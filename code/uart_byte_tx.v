==> flow/design.v <==
module uart_byte_tx(
  Clk,
  Rst_n,
  data_byte,
  send_en,
  baud_set,
  Rs232_Tx,
  Tx_Done,
  uart_state
);
  input Clk;
  input Rst_n;
  input [7:0]data_byte;
  input send_en;
  input [2:0]baud_set;
  output reg Rs232_Tx;
  output reg Tx_Done;
  output reg uart_state;
  reg bps_clk;  
  reg [15:0]div_cnt;
  reg [15:0]bps_DR;
  reg [7:0]r_data_byte;
  localparam START_BIT = 1'b0;
  localparam STOP_BIT = 1'b1;
  always@(posedge Clk or negedge Rst_n)
  if(!Rst_n)
    uart_state <= 1'b0;
  else if(send_en)
    uart_state <= 1'b1;
  else if(bps_cnt == 4'd11)
    uart_state <= 1'b0;
  else
    uart_state <= uart_state;
  always@(posedge Clk or negedge Rst_n)
  if(!Rst_n)
    r_data_byte <= 8'd0;
  else if(send_en)
    r_data_byte <= data_byte;
  else
    r_data_byte <= r_data_byte;
  always@(posedge Clk or negedge Rst_n)
  if(!Rst_n)
    bps_DR <= 16'd5207;
  else begin
    case(baud_set)
      0:bps_DR <= 16'd5207;
      1:bps_DR <= 16'd2603;
      2:bps_DR <= 16'd1301;
      3:bps_DR <= 16'd867;
      4:bps_DR <= 16'd433;
      default:bps_DR <= 16'd5207;      
    endcase
  end  
  always@(posedge Clk or negedge Rst_n)
  if(!Rst_n)
    div_cnt <= 16'd0;
  else if(uart_state)begin
    if(div_cnt == bps_DR)
      div_cnt <= 16'd0;
    else
      div_cnt <= div_cnt + 1'b1;
  end
  else
    div_cnt <= 16'd0;
  always@(posedge Clk or negedge Rst_n)
  if(!Rst_n)
    bps_clk <= 1'b0;
  else if(div_cnt == 16'd1)
    bps_clk <= 1'b1;
  else
    bps_clk <= 1'b0;
  always@(posedge Clk or negedge Rst_n)
  if(!Rst_n)  
    bps_cnt <= 4'd0;
  else if(bps_cnt == 4'd11)
    bps_cnt <= 4'd0;
  else if(bps_clk)
    bps_cnt <= bps_cnt + 1'b1;
  else
    bps_cnt <= bps_cnt;
  always@(posedge Clk or negedge Rst_n)
  if(!Rst_n)
    Tx_Done <= 1'b0;
  else if(bps_cnt == 4'd11)
    Tx_Done <= 1'b1;
  else
    Tx_Done <= 1'b0;
  always@(posedge Clk or negedge Rst_n)
  if(!Rst_n)
    Rs232_Tx <= 1'b1;
  else begin
    case(bps_cnt)
      0:Rs232_Tx <= 1'b1;
      1:Rs232_Tx <= START_BIT;
      2:Rs232_Tx <= r_data_byte[0];
      3:Rs232_Tx <= r_data_byte[1];
      4:Rs232_Tx <= r_data_byte[2];
      5:Rs232_Tx <= r_data_byte[3];
      6:Rs232_Tx <= r_data_byte[4];
      7:Rs232_Tx <= r_data_byte[5];
      8:Rs232_Tx <= r_data_byte[6];
      9:Rs232_Tx <= r_data_byte[7];
      10:Rs232_Tx <= STOP_BIT;
      default:Rs232_Tx <= 1'b1;
    endcase
  end  
endmodule
# Tool chain data of uart_byte_tx
# What the tools print for uart_byte_tx, step after step.
# Lines are those of the file above, counted from 1.
# Cell names lack the library's common part.
design:
  top_module: "uart_byte_tx"
  clk_port: "Clk"
  cell_library: "sky130hd"
  corner: "tt_025C_1v80"

# Elaborated design
# Counts by Yosys on the flattened word-level netlist (proc, flatten, opt, wreduce; memories kept). Register bits leave out memories and registers merged into their read ports (data or address). Print and check cells are left out. Cells with the same type and inputs are merged into one.
word_totals:
  regBits: 33
  in_bits: 14
  out_inout_bits: 3
op_classes:
  add_sub_neg: 2
  eq_ne: 6
  muxes: 6
  n_logic: 1
ops:
  columns: ["op", "n"]
  rows:
  - ["parallel mux 13 bit (select 4 bit)", 1]
  - ["2-to-1 mux 16 bit", 2]
  - ["adder 16 x 1 -> 16 bit (second input constant)", 1]
  - ["equality test 16 x 1 -> 1 bit (second input constant)", 1]
  - ["equality test 16 x 13 -> 1 bit", 1]
  - ["equality test 3 x 2 -> 1 bit (second input constant)", 2]
  - ["equality test 3 x 1 -> 1 bit (second input constant)", 1]
  - ["equality test 3 bit (second input constant)", 1]
  - ["parallel mux 1 bit (select 2 bit)", 1]
  - ["2-to-1 mux 1 bit", 2]
  - ["adder 1 bit (second input constant)", 1]
  - ["NOT 1 bit", 1]

# Longest topological paths
# Yosys ltp: most cells in a row. Word level: on the elaborated netlist, between registers, memories and ports. Mapped: between sequential cells and ports; inverters and the memories' decode and read muxes count.
depth:
  word_depth: 3
  ABC_AREA: 0
  ltp_mapped: 6
  depth_no_buf: 5

# Netlist
# The flow's flattened synthesis, as Yosys stat reports it; memories are mapped. The netlist is that of the ABC_AREA named above (0 if unset); the other value can give another one.
types:
  columns: ["type", "n", "type_area_um2"]
  rows:
  - ["dfrtp_1", 24, 600.576]
  - ["xnor2_1", 19, 166.41]
  - ["dfstp_2", 6, 157.651]
  - ["nor2_2", 10, 62.56]
  - ["nor2_1", 12, 45.043]
  - ["inv_1", 11, 41.29]
  - ["nand4_1", 6, 37.536]
  - ["nor3_1", 7, 35.034]
  - ["xor2_1", 4, 35.034]
  - ["o41ai_4", 1, 27.526]
  - ["ha_1", 2, 25.024]
  - ["nor4_1", 4, 25.024]
  - ["buf_6", 2, 22.522]
  - ["nand2_1", 6, 22.522]
  - ["a31o_1", 2, 17.517]
  - ["buf_2", 3, 15.014]
  - ["nand3_1", 3, 15.014]
  - ["and3_1", 2, 12.512]
# Not listed: further types 13, cells in them 14.
mapped:
  cell_count: 138
  mapped_area_um2: 1462.7
  seq_area_um2: 758.2
  ffs: 30
  buf_cells: 6

# Path before layout
# Source: OpenSTA report_checks on the synthesized netlist (no wires, ideal clock, input and output delay 20% of the period each), path of least setup slack; recovery checks are left aside. Register names are those of the netlist, which keeps one name where synthesis merged equal registers.
synth_timing:
  path_kind: "register to register"
  start: "register bps_DR[12]"
  end: "register div_cnt[5]"
  period_ps: 1550
  setup_ps: 119
  arrival_time_ps: 1440
  slack_ps: -9
  path_delay_ps: 1559
  driving_pins: 6
  n_path_buf: 1
  synth_period_reached_ps: 1559
# "path_delay_ps" = arrival - input delay + setup time.
# "driving_pins" counts driving pins, that of a launching flip-flop among them; a cell with two outputs on the path counts twice.
# "synth_period_reached_ps" is the clock period less the worst setup slack; recovery checks do not enter. This is arithmetic on one report: input and output delays are still those of the set period (20% each).
# The rows between start and end are the longest chain of elaborated cells between them; the timing report does not say that the signal goes this way. Where chains are equally long, one stands for them.
# Each line given opens the expression or statement behind the cell; cells for indexed reads and writes are added by Yosys, which also makes memories of some case tables.
# A register here has more assigning lines than the two given.
synth_via:
  path_cell_list: "dfstp_2 -> xnor2_1 -> nand4_1 -> o41ai_4 -> buf_6 -> nor2_2"
  elab_chain_len: 3
synth_rtl:
  columns: ["item", "line_no", "text"]
  rows:
  - ["start, assigned", 43, "bps_DR <= 16'd5207;"]
  - ["start, assigned", 46, "0:bps_DR <= 16'd5207;"]
  - ["equality test 16 x 13 -> 1 bit", 58, "if(div_cnt == bps_DR)"]
  - ["2-to-1 mux 16 bit", 58, null]
  - ["2-to-1 mux 16 bit", 57, "else if(uart_state)begin"]
  - ["end, assigned", 56, "div_cnt <= 16'd0;"]
  - ["end, assigned", 61, "div_cnt <= div_cnt + 1'b1;"]
  - ["end, declared", 20, "reg [15:0]div_cnt;"]

# Path in the finished layout
# Path of least setup slack in the final report of record 1 (OpenROAD, finished layout, wires in). Where an end is a register, its clock arrival counts in the times.
# The report prints the path's times to 10 ps; the period is as set.
layout_timing:
  path_kind: "register to register"
  start: "register div_cnt[13]"
  end: "register div_cnt[4]"
  period_ps: 2070
  setup_ps: 110
  arrival_time_ps: 1920
  slack_ps: 310
  driving_pins: 6
  n_path_buf: 1
# The rows between start and end are the longest chain of elaborated cells between them; the timing report does not say that the signal goes this way. Where chains are equally long, one stands for them.
# A register here has more assigning lines than the two given.
layout_via:
  path_cell_list: "dfrtp_1 -> nor3_2 -> nand4_1 -> o41ai_4 -> buf_4 -> nor2_1"
  elab_chain_len: 3
layout_rtl:
  columns: ["item", "line_no", "text"]
  rows:
  - ["start, declared", 20, "reg [15:0]div_cnt;"]
  - ["start, assigned", 56, "div_cnt <= 16'd0;"]
  - ["start, assigned", 61, "div_cnt <= div_cnt + 1'b1;"]
  - ["equality test 16 x 13 -> 1 bit", 58, "if(div_cnt == bps_DR)"]
  - ["2-to-1 mux 16 bit", 58, null]
  - ["2-to-1 mux 16 bit", 57, "else if(uart_state)begin"]
  - ["end, assigned", 56, null]
  - ["end, assigned", 61, null]
  - ["end, declared", 20, null]

Flow measurements of uart_byte_tx on sky130hd: 2 stored runs with different settings, listed in no order. Input and output delays are each 20% of the period that was set; the output load is 0.01 pF.
By "achievedPeriod_ps" is meant the clock period of the run minus its worst setup slack. This is arithmetic on one report: input and output delays are still those of the set period (20% each).
"critical_path_time_ps" means the part of the period allowed to the worst setup path (the constraints hold back 20% at inputs and 20% at outputs) less its slack; where the path has registers, the arrival times of their clocks count too.
"critical_path_time_ps" is known to 10 ps.

--- record 1 ---
==> flow/run.sh <==
#!/bin/bash
# the make line also repeats the synthesis and layout settings of config.mk as NAME=value (left out here)
make -C /OpenROAD-flow-scripts/flow DESIGN_CONFIG=/design/flow/config.mk WORK_HOME=/design/flow/orfs CLKGATE_MAP_FILE= finish
==> flow/config.mk <==
export PLATFORM = sky130hd
export DESIGN_NAME = uart_byte_tx
export DESIGN_NICKNAME = uart_byte_tx
export VERILOG_FILES = /design/flow/design.v
export SDC_FILE = /design/flow/constraint.sdc
export NUM_CORES = 4
export LEC_CHECK = 0
export CAP_MARGIN = 20
export CELL_PAD_IN_SITES_DETAIL_PLACEMENT = 1
export CORE_MARGIN = 2
export CORE_UTILIZATION = 16
export CTS_CLUSTER_DIAMETER = 292
export GPL_ROUTABILITY_DRIVEN = 0
export GPL_TIMING_DRIVEN = 1
export PLACE_DENSITY_LB_ADDON = 0.21
export SLEW_MARGIN = 15
==> flow/constraint.sdc <==
create_clock -name core_clock -period 2.07 [get_ports {Clk}]
set_input_delay 0.4140 -clock core_clock [delete_from_list [all_inputs] [get_ports {Clk}]]
set_output_delay 0.4140 -clock core_clock [all_outputs]
set_load 0.01 [all_outputs]

==> results, as YAML <==
results:
  achievedPeriod_ps: 1758
  die_um2: 9922.1
  final_setup_ws_ps: 312
  total_negative_slack_ps: 0
  layout_utilization_pct: 19.9
  final_stdcell_area_um2: 1755.4
  yosys_chip_area_um2: 1462.7
  critical_path_time_ps: 1760
  critical_path_kind: "register to register"

--- record 2 ---
==> flow/run.sh <==
#!/bin/bash
# the make line also repeats the synthesis and layout settings of config.mk as NAME=value (left out here)
make -C /OpenROAD-flow-scripts/flow DESIGN_CONFIG=/design/flow/config.mk WORK_HOME=/design/flow/orfs CLKGATE_MAP_FILE= finish
==> flow/config.mk <==
export PLATFORM = sky130hd
export DESIGN_NAME = uart_byte_tx
export DESIGN_NICKNAME = uart_byte_tx
export VERILOG_FILES = /design/flow/design.v
export SDC_FILE = /design/flow/constraint.sdc
export NUM_CORES = 4
export LEC_CHECK = 0
export ABC_AREA = 0
export CAP_MARGIN = 20
export CORE_MARGIN = 2
export CORE_UTILIZATION = 54
export CTS_CLUSTER_SIZE = 76
export MIN_ROUTING_LAYER = met2
export PLACE_DENSITY_LB_ADDON = 0.06
export SETUP_SLACK_MARGIN = 0.03
export SLEW_MARGIN = 35
==> flow/constraint.sdc <==
create_clock -name core_clock -period 1.05 [get_ports {Clk}]
set_input_delay 0.2100 -clock core_clock [delete_from_list [all_inputs] [get_ports {Clk}]]
set_output_delay 0.2100 -clock core_clock [all_outputs]
set_load 0.01 [all_outputs]

==> results, as YAML <==
results:
  critical_path_time_ps: 1630
  critical_path_kind: "register to register"
  achievedPeriod_ps: 1630
  layout_utilization_pct: 77.7
  die_um2: 3141.0
  final_stdcell_area_um2: 1960.6
  total_negative_slack_ps: -8577
  yosys_chip_area_um2: 1462.7
  final_setup_ws_ps: -580
